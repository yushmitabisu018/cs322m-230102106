==> flow/design.v <==
module traffic_light(
    input wire clk,
    input wire rst, 
    input wire tick, 
    output reg ns_g, ns_y, ns_r,
    output reg ew_g, ew_y, ew_r
);
    localparam S_NS_G = 2'b00;
    localparam S_NS_Y = 2'b01;
    localparam S_EW_G = 2'b10;
    localparam S_EW_Y = 2'b11;
    localparam integer DUR_NS_G = 5;
    localparam integer DUR_NS_Y = 2;
    localparam integer DUR_EW_G = 5;
    localparam integer DUR_EW_Y = 2;
    reg [1:0] state, next_state;
    reg [3:0] phase_cnt;  
    always @(posedge clk) begin
        if (rst) begin
            state <= S_NS_G;
            phase_cnt <= 0;
        end else begin
            if (tick) begin
                if (state == S_NS_G) begin
                    if (phase_cnt == DUR_NS_G - 1) begin
                        state <= S_NS_Y;
                        phase_cnt <= 0;
                    end else begin
                        phase_cnt <= phase_cnt + 1;
                    end
                end else if (state == S_NS_Y) begin
                    if (phase_cnt == DUR_NS_Y - 1) begin
                        state <= S_EW_G;
                        phase_cnt <= 0;
                    end else begin
                        phase_cnt <= phase_cnt + 1;
                    end
                end else if (state == S_EW_G) begin
                    if (phase_cnt == DUR_EW_G - 1) begin
                        state <= S_EW_Y;
                        phase_cnt <= 0;
                    end else begin
                        phase_cnt <= phase_cnt + 1;
                    end
                end else begin  
                    if (phase_cnt == DUR_EW_Y - 1) begin
                        state <= S_NS_G;
                        phase_cnt <= 0;
                    end else begin
                        phase_cnt <= phase_cnt + 1;
                    end
                end
            end
        end
    end
    always @(*) begin
        ns_g = 0; ns_y = 0; ns_r = 0;
        ew_g = 0; ew_y = 0; ew_r = 0;
        case (state)
            S_NS_G: begin
                ns_g = 1; ns_y = 0; ns_r = 0;
                ew_g = 0; ew_y = 0; ew_r = 1;
            end
            S_NS_Y: begin
                ns_g = 0; ns_y = 1; ns_r = 0;
                ew_g = 0; ew_y = 0; ew_r = 1;
            end
            S_EW_G: begin
                ns_g = 0; ns_y = 0; ns_r = 1;
                ew_g = 1; ew_y = 0; ew_r = 0;
            end
            S_EW_Y: begin
                ns_g = 0; ns_y = 0; ns_r = 1;
                ew_g = 0; ew_y = 1; ew_r = 0;
            end
            default: begin
                ns_g = 0; ns_y = 0; ns_r = 1;
                ew_g = 0; ew_y = 0; ew_r = 1;
            end
        endcase
    end
endmodule
# Step by step through the tools: traffic_light
# Tool output for the design above, in the order of the flow.
# Line numbers count from 1 in the design file above.
# Operators carry their Yosys type and port widths (W data, S select, Z words).
# A cell with n/a has no value.
dict set report setup {
  top_module {traffic_light}
  clk_port {clk}
  library {sky130hd}
  lib_corner {tt_025C_1v80}
}

# Word level
# Counts by Yosys on the flattened word-level netlist (proc, flatten, opt, wreduce; memories kept). Register bits leave out memories and registers merged into their read ports (data or address). Print and check cells are left out. Cells with the same type and inputs are merged into one.
dict set report word_totals {
  ff_bits 6
  latchBits 0
  ram_bits 0
  rom_bits 0
  clocked_rd_ports_x_width 0
  n_memories 0
  in_bits 3
  output_inout_bits 6
  word_cells 38
}
dict set report op_classes {
  addsub 1
  multipliers 0
  div 0
  cmp 0
  eq_ne 8
  shifts 0
  mux 18
  bitwise 0
  n_reduce_logical 9
}
# op n
set ops {}
lappend ops {{$mux W4} 5}
lappend ops {{$mux W2} 7}
lappend ops {{$reduce_or A3 Y1} 4}
lappend ops {{$pmux W1 S2} 6}
lappend ops {{$ne A3 B2 Y1 const B} 2}
lappend ops {{$reduce_and A5 Y1} 1}
lappend ops {{$eq A2 B2 Y1 const B} 2}
lappend ops {{$reduce_or A2 Y1} 2}
lappend ops {{$add A4 B1 Y4 const B} 1}
lappend ops {{$eq A4 B1 Y1 const B} 1}
lappend ops {{$eq A4 B3 Y1 const B} 1}
lappend ops {{$reduce_bool A3 Y1} 1}
lappend ops {{$eq A2 B1 Y1 const B} 1}
lappend ops {{$ne A2 B2 Y1 const B} 1}
lappend ops {{$logic_not A2 Y1} 1}

# Longest topological paths
# Longest topological path by Yosys (ltp), each cell counted once; first at word level (registers and memories cut), then after technology mapping (sequential cells cut; the memories' decode and read muxes count).
dict set report depth {
  ltp_word 5
  abc_area 0
  mapped_depth 6
  mapped_depth_nobuf 6
}

# Netlist
# Yosys stat after the flow's synthesis: flattened, memories mapped to cells. It holds for the ABC_AREA given above (unset counts as 0); a run with the other value may have another netlist.
# Totals and module areas in this step are rounded.
dict set report synth_totals {
  mapped_cells 58
  yosys_area_um2 495
  sequential_area_um2 160
  ffs 8
  buffers 2
}
# cell_type n area_total_um2
set by_type {}
lappend by_type {sky130_fd_sc_hd__dfxtp_1 8 160.154}
lappend by_type {sky130_fd_sc_hd__ha_1 4 50.048}
lappend by_type {sky130_fd_sc_hd__nor2_1 11 41.29}
lappend by_type {sky130_fd_sc_hd__a22oi_1 3 22.522}
lappend by_type {sky130_fd_sc_hd__a21oi_4 1 16.266}
lappend by_type {sky130_fd_sc_hd__inv_1 4 15.014}
lappend by_type {sky130_fd_sc_hd__mux2_4 1 15.014}
lappend by_type {sky130_fd_sc_hd__nand2_1 4 15.014}
lappend by_type {sky130_fd_sc_hd__nand3b_1 2 15.014}
lappend by_type {sky130_fd_sc_hd__nor2b_4 1 13.763}
lappend by_type {sky130_fd_sc_hd__o31ai_2 1 12.512}
lappend by_type {sky130_fd_sc_hd__mux2_2 1 11.261}
lappend by_type {sky130_fd_sc_hd__a221o_1 1 10.01}
lappend by_type {sky130_fd_sc_hd__mux2i_1 1 10.01}
lappend by_type {sky130_fd_sc_hd__and3b_1 1 8.758}
lappend by_type {sky130_fd_sc_hd__a211oi_1 1 7.507}
lappend by_type {sky130_fd_sc_hd__nor3b_1 1 7.507}
lappend by_type {sky130_fd_sc_hd__and3_1 1 6.256}
# Not listed: further types 11, cells in them 11.

# Path before layout
# Path of least setup slack by OpenSTA after synthesis, without wires, with an ideal clock, recovery checks aside; 20% of the period is set as input and as output delay. Where synthesis merged equal registers, the netlist keeps one of their names.
dict set report synth_timing {
  path_type {register to register}
  start {register phase_cnt[0]}
  end {register phase_cnt[2]}
  clock_period_ns 1.86
  setup_ns 0.084
  t_first_pin_ns 0.000
  t_arrival_ns 1.228
  required_time_ns 1.776
  slack_ns 0.547
  path_delay_ns 1.312
  stages 7
  n_path_buf 0
  period_less_setup_slack_ns 1.313
}
# "path_delay_ns" is the arrival time less input delay plus setup time.
# "stages": output pins that drive a net of the path, with the launching flip-flop's if there is one; two outputs of one cell count as two.
# "period_less_setup_slack_ns" = period - worst setup slack (recovery checks aside). The figure is calculated, with input and output delays left at 20% of the set period.
# Between the ends stands the longest chain of elaborated cells between them, by number of cells; it is not shown to be the way that was timed. Of several equally long chains one is given.
# A line is the first line of the expression or statement that the cell stems from. Yosys adds cells for indexed reads and writes and turns some case tables into memories.
# A register here has more assigning lines than the two given.
dict set report synth_between {
  path_cell_list {sky130_fd_sc_hd__dfxtp_1 > sky130_fd_sc_hd__inv_1 > sky130_fd_sc_hd__ha_1 > sky130_fd_sc_hd__nand2_1 > sky130_fd_sc_hd__nor2_1 > sky130_fd_sc_hd__mux2_4 > sky130_fd_sc_hd__o31ai_2}
  elab_chain_len 5
  cone_cells 8
  cone_classes {add/sub (1); eq/ne (2); mux (5)}
}
# element line
set synth_lines {}
lappend synth_lines {{start, declared} 17} ;# reg [3:0] phase_cnt;
lappend synth_lines {{start, assigned} 29} ;# phase_cnt <= phase_cnt + 1;
lappend synth_lines {{start, assigned} 36} ;# phase_cnt <= phase_cnt + 1;
lappend synth_lines {{$add A4 B1 Y4} 50} ;# phase_cnt <= phase_cnt + 1;
lappend synth_lines {{$mux W4} 46} ;# if (phase_cnt == DUR_EW_Y - 1) begin
lappend synth_lines {{$mux W4} 38} ;# end else if (state == S_EW_G) begin
lappend synth_lines {{$mux W4} 31} ;# end else if (state == S_NS_Y) begin
lappend synth_lines {{$mux W4} 24} ;# if (state == S_NS_G) begin
lappend synth_lines {{end, assigned} 29}
lappend synth_lines {{end, assigned} 36}
lappend synth_lines {{end, declared} 17}

# Worst path after layout
# Path of least setup slack in the final report of run 2 (OpenROAD, finished layout, wires in). Where an end is a register, its clock arrival counts in the times.
dict set report layout_timing {
  path_type {register to output}
  start {register state}
  end {output port ew_r}
  clock_period_ns 2.02
  output_delay_ns 0.40
  t_first_pin_ns 0.25
  t_arrival_ns 1.52
  required_time_ns 1.62
  slack_ns 0.10
  stages 4
  n_path_buf 1
}
# An end named without its bit number is one bit of that signal or, where synthesis recoded a state register, one of its new flip-flops.
# A register here has more assigning lines than the two given.
dict set report layout_between {
  path_cell_list {sky130_fd_sc_hd__dfxtp_1 > sky130_fd_sc_hd__or2_2 > sky130_fd_sc_hd__inv_1 > sky130_fd_sc_hd__clkdlybuf4s50_1}
}
# element line
set layout_lines {}
lappend layout_lines {{start, declared} 16} ;# reg [1:0] state, next_state;
lappend layout_lines {{start, assigned} 20} ;# state <= S_NS_G;
lappend layout_lines {{start, assigned} 26} ;# state <= S_NS_Y;
lappend layout_lines {{end, declared} 6} ;# output reg ew_g, ew_y, ew_r
# No chain of elaborated cells between the ends is given.

Subject: traffic_light on sky130hd, stored results

Hello all,

2 stored runs of traffic_light in the flow (synthesis by Yosys, layout by OpenROAD, sky130hd cells), in arbitrary order. Constraints: input delay and output delay 20% of the set period each, output load 0.01 pF.
"achievedPeriod_ns" = clock period - worst setup slack. The figure is calculated, with input and output delays left at 20% of the set period.
"critical_path_time_ns" means the part of the period allowed to the worst setup path (the constraints hold back 20% at inputs and 20% at outputs) less its slack; where the path has registers, the arrival times of their clocks count too.
"final_power_uw" rests on the timing tool's default activity at the inputs, not on a simulated workload.
Results are given in rounded form.

# run 1
==> flow/run.sh <==
#!/bin/bash
# the make line also repeats the synthesis and layout settings of config.mk as NAME=value (left out here)
make -C /OpenROAD-flow-scripts/flow DESIGN_CONFIG=/design/flow/config.mk WORK_HOME=/design/flow/orfs CLKGATE_MAP_FILE= finish
==> flow/config.mk <==
export PLATFORM = sky130hd
export DESIGN_NAME = traffic_light
export DESIGN_NICKNAME = traffic_light
export VERILOG_FILES = /design/flow/design.v
export SDC_FILE = /design/flow/constraint.sdc
export NUM_CORES = 4
export LEC_CHECK = 0
export CAP_MARGIN = 20
export CELL_PAD_IN_SITES_DETAIL_PLACEMENT = 2
export CORE_MARGIN = 4
export CORE_UTILIZATION = 32
export CTS_CLUSTER_SIZE = 51
export GPL_ROUTABILITY_DRIVEN = 0
export HOLD_SLACK_MARGIN = -0.07
export MIN_ROUTING_LAYER = met1
export PLACE_DENSITY_LB_ADDON = 0.13
export SLEW_MARGIN = 20
export TNS_END_PERCENT = 60
==> flow/constraint.sdc <==
create_clock -name core_clock -period 0.798 [get_ports {clk}]
set_input_delay 0.1596 -clock core_clock [delete_from_list [all_inputs] [get_ports {clk}]]
set_output_delay 0.1596 -clock core_clock [all_outputs]
set_load 0.01 [all_outputs]

==> run 1: results <==
outcome="did not finish, routing stopped with DPL-0033"

# run 2
==> flow/run.sh <==
#!/bin/bash
# the make line also repeats the synthesis and layout settings of config.mk as NAME=value (left out here)
make -C /OpenROAD-flow-scripts/flow DESIGN_CONFIG=/design/flow/config.mk WORK_HOME=/design/flow/orfs CLKGATE_MAP_FILE= finish
==> flow/config.mk <==
export PLATFORM = sky130hd
export DESIGN_NAME = traffic_light
export DESIGN_NICKNAME = traffic_light
export VERILOG_FILES = /design/flow/design.v
export SDC_FILE = /design/flow/constraint.sdc
export NUM_CORES = 4
export LEC_CHECK = 0
export CAP_MARGIN = 20
export CORE_MARGIN = 2
export CORE_UTILIZATION = 35
export GPL_ROUTABILITY_DRIVEN = 0
export GPL_TIMING_DRIVEN = 1
export HOLD_SLACK_MARGIN = 0.11
export SLEW_MARGIN = 20
==> flow/constraint.sdc <==
create_clock -name core_clock -period 2.02 [get_ports {clk}]
set_input_delay 0.4040 -clock core_clock [delete_from_list [all_inputs] [get_ports {clk}]]
set_output_delay 0.4040 -clock core_clock [all_outputs]
set_load 0.01 [all_outputs]

==> run 2: results <==
achievedPeriod_ns=1.924
stdcell_area_um2=621
final_power_uw=351
utilization_pct=47.1
setupTns_ns=0.000
ys_area_um2=495
die_um2=1730
critical_path_time_ns=1.52
worstPathKind="register to output"
ws_setup_ns=0.096

Thanks
