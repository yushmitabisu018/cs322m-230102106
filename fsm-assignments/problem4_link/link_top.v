==> flow/design.v <==
module link_top(
    input  wire clk,
    input  wire rst,
    output wire done
);
wire req;
wire ack;
wire [7:0] data;
wire [7:0] last_byte;
master_fsm master_inst(
    .clk(clk),
    .rst(rst),
    .ack(ack),
    .req(req),
    .data(data),
    .done(done)
);
slave_fsm slave_inst(
    .clk(clk),
    .rst(rst),
    .req(req),
    .data_in(data),
    .ack(ack),
    .last_byte(last_byte)
);
endmodule
module master_fsm(
    input  wire       clk,
    input  wire       rst, 
    input  wire       ack,
    output wire       req,
    output wire [7:0] data,
    output wire       done 
);
reg req_r;
reg [7:0] data_r;
reg done_r;
reg [1:0] byte_idx;
reg [2:0] state;
assign req  = req_r;
assign data = data_r;
assign done = done_r;
localparam S_REQ        = 3'd0;
localparam S_WAIT_ACK_DROP = 3'd1;
localparam S_DONE       = 3'd2;
localparam S_IDLE       = 3'd3;
always @(posedge clk) begin
    if (rst) begin
        req_r   <= 1'b0;
        data_r  <= 8'hA0; 
        done_r  <= 1'b0;
        byte_idx<= 2'd0;
        state   <= S_REQ; 
    end else begin
        done_r <= 1'b0;
        case (state)
            S_REQ: begin
                req_r <= 1'b1;
                data_r<= 8'hA0 + byte_idx;
                if (ack) begin
                    state <= S_WAIT_ACK_DROP;
                end
            end
            S_WAIT_ACK_DROP: begin
                req_r <= 1'b0;
                if (!ack) begin
                    if (byte_idx == 2'd3) begin
                        state <= S_DONE;
                    end else begin
                        byte_idx <= byte_idx + 1'b1;
                        state <= S_REQ;
                    end
                end
            end
            S_DONE: begin
                done_r <= 1'b1; 
                state <= S_IDLE;
            end
            S_IDLE: begin
                req_r <= 1'b0;
            end
            default: state <= S_REQ;
        endcase
    end
end
endmodule
module slave_fsm(
    input  wire       clk,
    input  wire       rst, 
    input  wire       req,
    input  wire [7:0] data_in,
    output wire       ack,
    output wire [7:0] last_byte
);
reg ack_r;
reg [7:0] last_byte_r;
reg [1:0] ack_cnt;
reg [1:0] state;
assign ack = ack_r;
assign last_byte = last_byte_r;
localparam WAITREQ = 2'd0;
localparam ASSERT1 = 2'd1;  
localparam ASSERT2 = 2'd2;  
localparam WAITDROP = 2'd3;  
always @(posedge clk) begin
    if (rst) begin
        ack_r <= 1'b0;
        last_byte_r <= 8'd0;
        ack_cnt <= 2'd0;
        state <= WAITREQ;
    end else begin
        case (state)
            WAITREQ: begin
                ack_r <= 1'b0;
                ack_cnt <= 2'd0;
                if (req) begin
                    last_byte_r <= data_in;
                    ack_r <= 1'b1;
                    ack_cnt <= 2'd1;
                    state <= ASSERT2;
                end
            end
            ASSERT2: begin
                ack_r <= 1'b1;
                ack_cnt <= 2'd2;
                state <= WAITDROP;
            end
            WAITDROP: begin
                ack_r <= 1'b1;
                if (!req) begin
                    ack_r <= 1'b0;
                    ack_cnt <= 2'd0;
                    state <= WAITREQ;
                end
            end
            default: state <= WAITREQ;
        endcase
    end
end
endmodule
* Step by step through the tools: link_top
What the tools print for link_top, step after step.
Line numbers count from 1 in the design file above.
Operators carry their Yosys type and port widths (W data, S select, Z words).
Not given: -
- Top :: link_top
- Clock port :: clk
- Standard-cell library :: sky130hd
- Corner :: tt_025C_1v80

* After elaboration
Yosys after proc, flatten, opt, wreduce and memory -nomap, before mapping. Memory bits, and registers merged into a memory's read port (data or address), are not among the register bits. Print and check cells are not counted. Equal cells are merged and count once.
- Cells after elaboration :: 40
- Register bits :: 10
- Input port bits :: 2
- Eq/ne operators :: 10
- Reduce/logical cells :: 9
- Mux-type cells :: 11
- Bitwise logic cells :: 3
- $add $sub $neg :: 1
** Operators by type and width (number)
- $pmux W3 S4 :: 1
- $eq A2 B2 Y1 const B :: 3
- $ne A2 B2 Y1 const B :: 3
- $eq A3 B2 Y1 const B :: 2
- $reduce_and A3 Y1 :: 2
- $pmux W2 S3 :: 1
- $mux W3 :: 2
- $mux W2 :: 3
- $reduce_or A2 Y1 :: 2
- $pmux W1 S2 :: 2
- $not A1 Y1 :: 3
- $eq A3 B1 Y1 const B :: 1
- $logic_not A3 Y1 :: 1
- $reduce_bool A3 Y1 :: 1
- $add A2 B1 Y2 const B :: 1
- $ne A2 B1 Y1 const B :: 1
- $logic_not A2 Y1 :: 1
- $reduce_and A2 Y1 :: 1
- $reduce_bool A2 Y1 :: 1
- $mux W1 :: 2

* Longest topological paths
Depth = most cells in a row (Yosys ltp): at word level without a register or memory, in the mapped netlist without a sequential cell, where the memories' decode and read muxes count.
- Depth in word-level cells :: 4
- ABC_AREA :: 0
- Gate-level depth with buffers :: 4
- Gate-level depth less buffers :: 4

* After synthesis
Yosys stat after the flow's synthesis: flattened, memories mapped to cells. It holds for the ABC_AREA given above (unset counts as 0); a run with the other value may have another netlist.
Totals and module areas in this step are rounded.
- Mapped area :: 410 um^2
- Standard cells after synthesis :: 37
- Buffers :: 1
- Flip-flop cells :: 12
- Sequential part of the area :: 240 um^2
** Cells by type
- sky130_fd_sc_hd__dfxtp_1 :: number 12, area in all 240.23 um^2
- sky130_fd_sc_hd__nor2_1 :: number 9, area in all 33.782 um^2
- sky130_fd_sc_hd__nor3b_4 :: number 1, area in all 18.768 um^2
- sky130_fd_sc_hd__a21oi_1 :: number 3, area in all 15.014 um^2
- sky130_fd_sc_hd__nor4b_2 :: number 1, area in all 15.014 um^2
- sky130_fd_sc_hd__o21bai_1 :: number 2, area in all 15.014 um^2
- sky130_fd_sc_hd__ha_1 :: number 1, area in all 12.512 um^2
- sky130_fd_sc_hd__buf_6 :: number 1, area in all 11.261 um^2
- sky130_fd_sc_hd__mux2i_1 :: number 1, area in all 10.01 um^2
- sky130_fd_sc_hd__and3b_1 :: number 1, area in all 8.758 um^2
- sky130_fd_sc_hd__xnor2_1 :: number 1, area in all 8.758 um^2
- sky130_fd_sc_hd__nor3b_1 :: number 1, area in all 7.507 um^2
- sky130_fd_sc_hd__nor2b_1 :: number 1, area in all 6.256 um^2
- sky130_fd_sc_hd__nor4_1 :: number 1, area in all 6.256 um^2
- sky130_fd_sc_hd__inv_1 :: number 1, area in all 3.754 um^2
The figures by module come from a second, unflattened synthesis with its own total; it is not the netlist above.
- Cells (unflattened synthesis) :: 89
- Area (unflattened synthesis) :: 920 um^2
Rows give one instance, submodules left out.
** Modules
- slave_fsm :: instances 1, cells 49, area 500 um^2
- master_fsm :: instances 1, cells 40, area 420 um^2
- link_top :: instances 1, cells 0, area 0.0 um^2

* Path before layout
OpenSTA on the mapped netlist: ideal clock, no wires. The path of least setup slack (recovery checks aside). Input and output delay are each 20% of the period. Register names are those of the netlist, which keeps one name where synthesis merged equal registers.
- Path kind :: reg2reg
- From :: reg master_inst.byte_idx[0]
- To :: reg master_inst.byte_idx[1]
- Path buffers :: 0
- Library setup time :: 0.114 ns
- Path delay :: 1.085 ns
- Time at the first pin :: 0.000 ns
- Data arrival time :: 0.971 ns
- Setup slack :: 0.165 ns
- Data required time :: 1.136 ns
- Stages :: 5
- Clock period :: 1.25 ns
- Synthesis period reached :: 1.085 ns
"path delay" is the arrival time less input delay plus setup time.
"stages": output pins that drive a net of the path, with the launching flip-flop's if there is one; two outputs of one cell count as two.
"synthesis period reached" = period - worst setup slack (recovery checks aside). The figure is calculated, with input and output delays left at 20% of the set period.
Between the ends stands the longest chain of elaborated cells between them, by number of cells; it is not shown to be the way that was timed. Of several equally long chains one is given.
A line is the first line of the expression or statement that the cell stems from. Yosys adds cells for indexed reads and writes and turns some case tables into memories.
- Cell sequence :: sky130_fd_sc_hd__dfxtp_1 > sky130_fd_sc_hd__ha_1 > sky130_fd_sc_hd__nor3b_4 > sky130_fd_sc_hd__mux2i_1 > sky130_fd_sc_hd__nor2_1
- Cells in the longest elaborated chain :: 3
** RTL lines, path after synthesis
- start, declared :: line 38 : reg [1:0] byte_idx;
- start, assigned :: line 52 : byte_idx<= 2'd0;
- start, assigned :: line 70 : byte_idx <= byte_idx + 1'b1;
- $eq A2 B2 Y1 :: line 67 : if (byte_idx == 2'd3) begin
- $not A1 Y1
- $reduce_and A3 Y1
- end, assigned :: line 52
- end, assigned :: line 70
- end, declared :: line 38

* Path in the finished layout
Path of least setup slack in the final report of flow run B (OpenROAD, finished layout, wires in). Where an end is a register, its clock arrival counts in the times.
- Path kind :: reg2reg
- From :: reg master_inst.byte_idx[0]
- To :: reg master_inst.byte_idx[1]
- Time at the first pin :: 0.27 ns
- Library setup time :: 0.12 ns
- Data arrival time :: 1.34 ns
- Path buffers :: 0
- Data required time :: 1.48 ns
- Stages :: 5
- Clock period :: 1.32 ns
- Setup slack :: 0.14 ns
Between the ends stands the longest chain of elaborated cells between them, by number of cells; it is not shown to be the way that was timed. Of several equally long chains one is given.
- Cell sequence :: sky130_fd_sc_hd__dfxtp_1 > sky130_fd_sc_hd__ha_1 > sky130_fd_sc_hd__nor3b_4 > sky130_fd_sc_hd__mux2i_1 > sky130_fd_sc_hd__nor2_1
- Cells in the longest elaborated chain :: 3
** RTL lines, path post-layout
- start, declared :: line 38 : reg [1:0] byte_idx;
- start, assigned :: line 52 : byte_idx<= 2'd0;
- start, assigned :: line 70 : byte_idx <= byte_idx + 1'b1;
- $eq A2 B2 Y1 :: line 67 : if (byte_idx == 2'd3) begin
- $not A1 Y1
- $reduce_and A3 Y1
- end, assigned :: line 52
- end, assigned :: line 70
- end, declared :: line 38

## Implementation results

Settings and measured results of 2 stored flow runs for module link_top (sky130hd), not sorted in any way. The constraints put input and output delay at 20% of the set period each and load the outputs with 0.01 pF.
"reached clock period" is the run's clock period less its worst setup slack. It is reckoned from that one timing run; input and output delays stay at 20% of the period that was set.
By "critical path time" is meant the share of the clock period that the worst setup path is allowed (20% is reserved at inputs, 20% at outputs), minus its slack. Clock arrival times at its registers enter into it.
"overall power" rests on the timing tool's default activity at the inputs, not on a simulated workload.
Measured values are rounded.

** Flow run A
- Settings :: period_ns=0.911; CORE_UTILIZATION=58; CORE_MARGIN=10; CTS_CLUSTER_DIAMETER=209; CAP_MARGIN=10; MIN_ROUTING_LAYER=met1; MAX_ROUTING_LAYER=met4; SLEW_MARGIN=20
- Outcome :: not finished: floorplanning ended with error PDN-0185

** Flow run B
- Settings :: period_ns=1.32; CORE_UTILIZATION=20; PLACE_DENSITY_LB_ADDON=0.21; CORE_ASPECT_RATIO=0.75; CTS_CLUSTER_SIZE=49; CTS_CLUSTER_DIAMETER=278; CAP_MARGIN=20; SLEW_MARGIN=35; MIN_ROUTING_LAYER=met2; CORE_MARGIN=2
- Overall power :: 740 uW
- Critical path time :: 1.18 ns
- Kind of the worst setup path :: reg2reg
- Worst hold slack in the final report :: 0.43 ns
- Standard-cell area after layout :: 490 um^2
- Smallest setup slack :: 0.14 ns
- Die size :: 2400 um^2
- Synthesized cell area :: 410 um^2
- Reached clock period :: 1.178 ns
- Total negative slack on setup checks :: 0.000 ns
- Final utilization :: 0.25
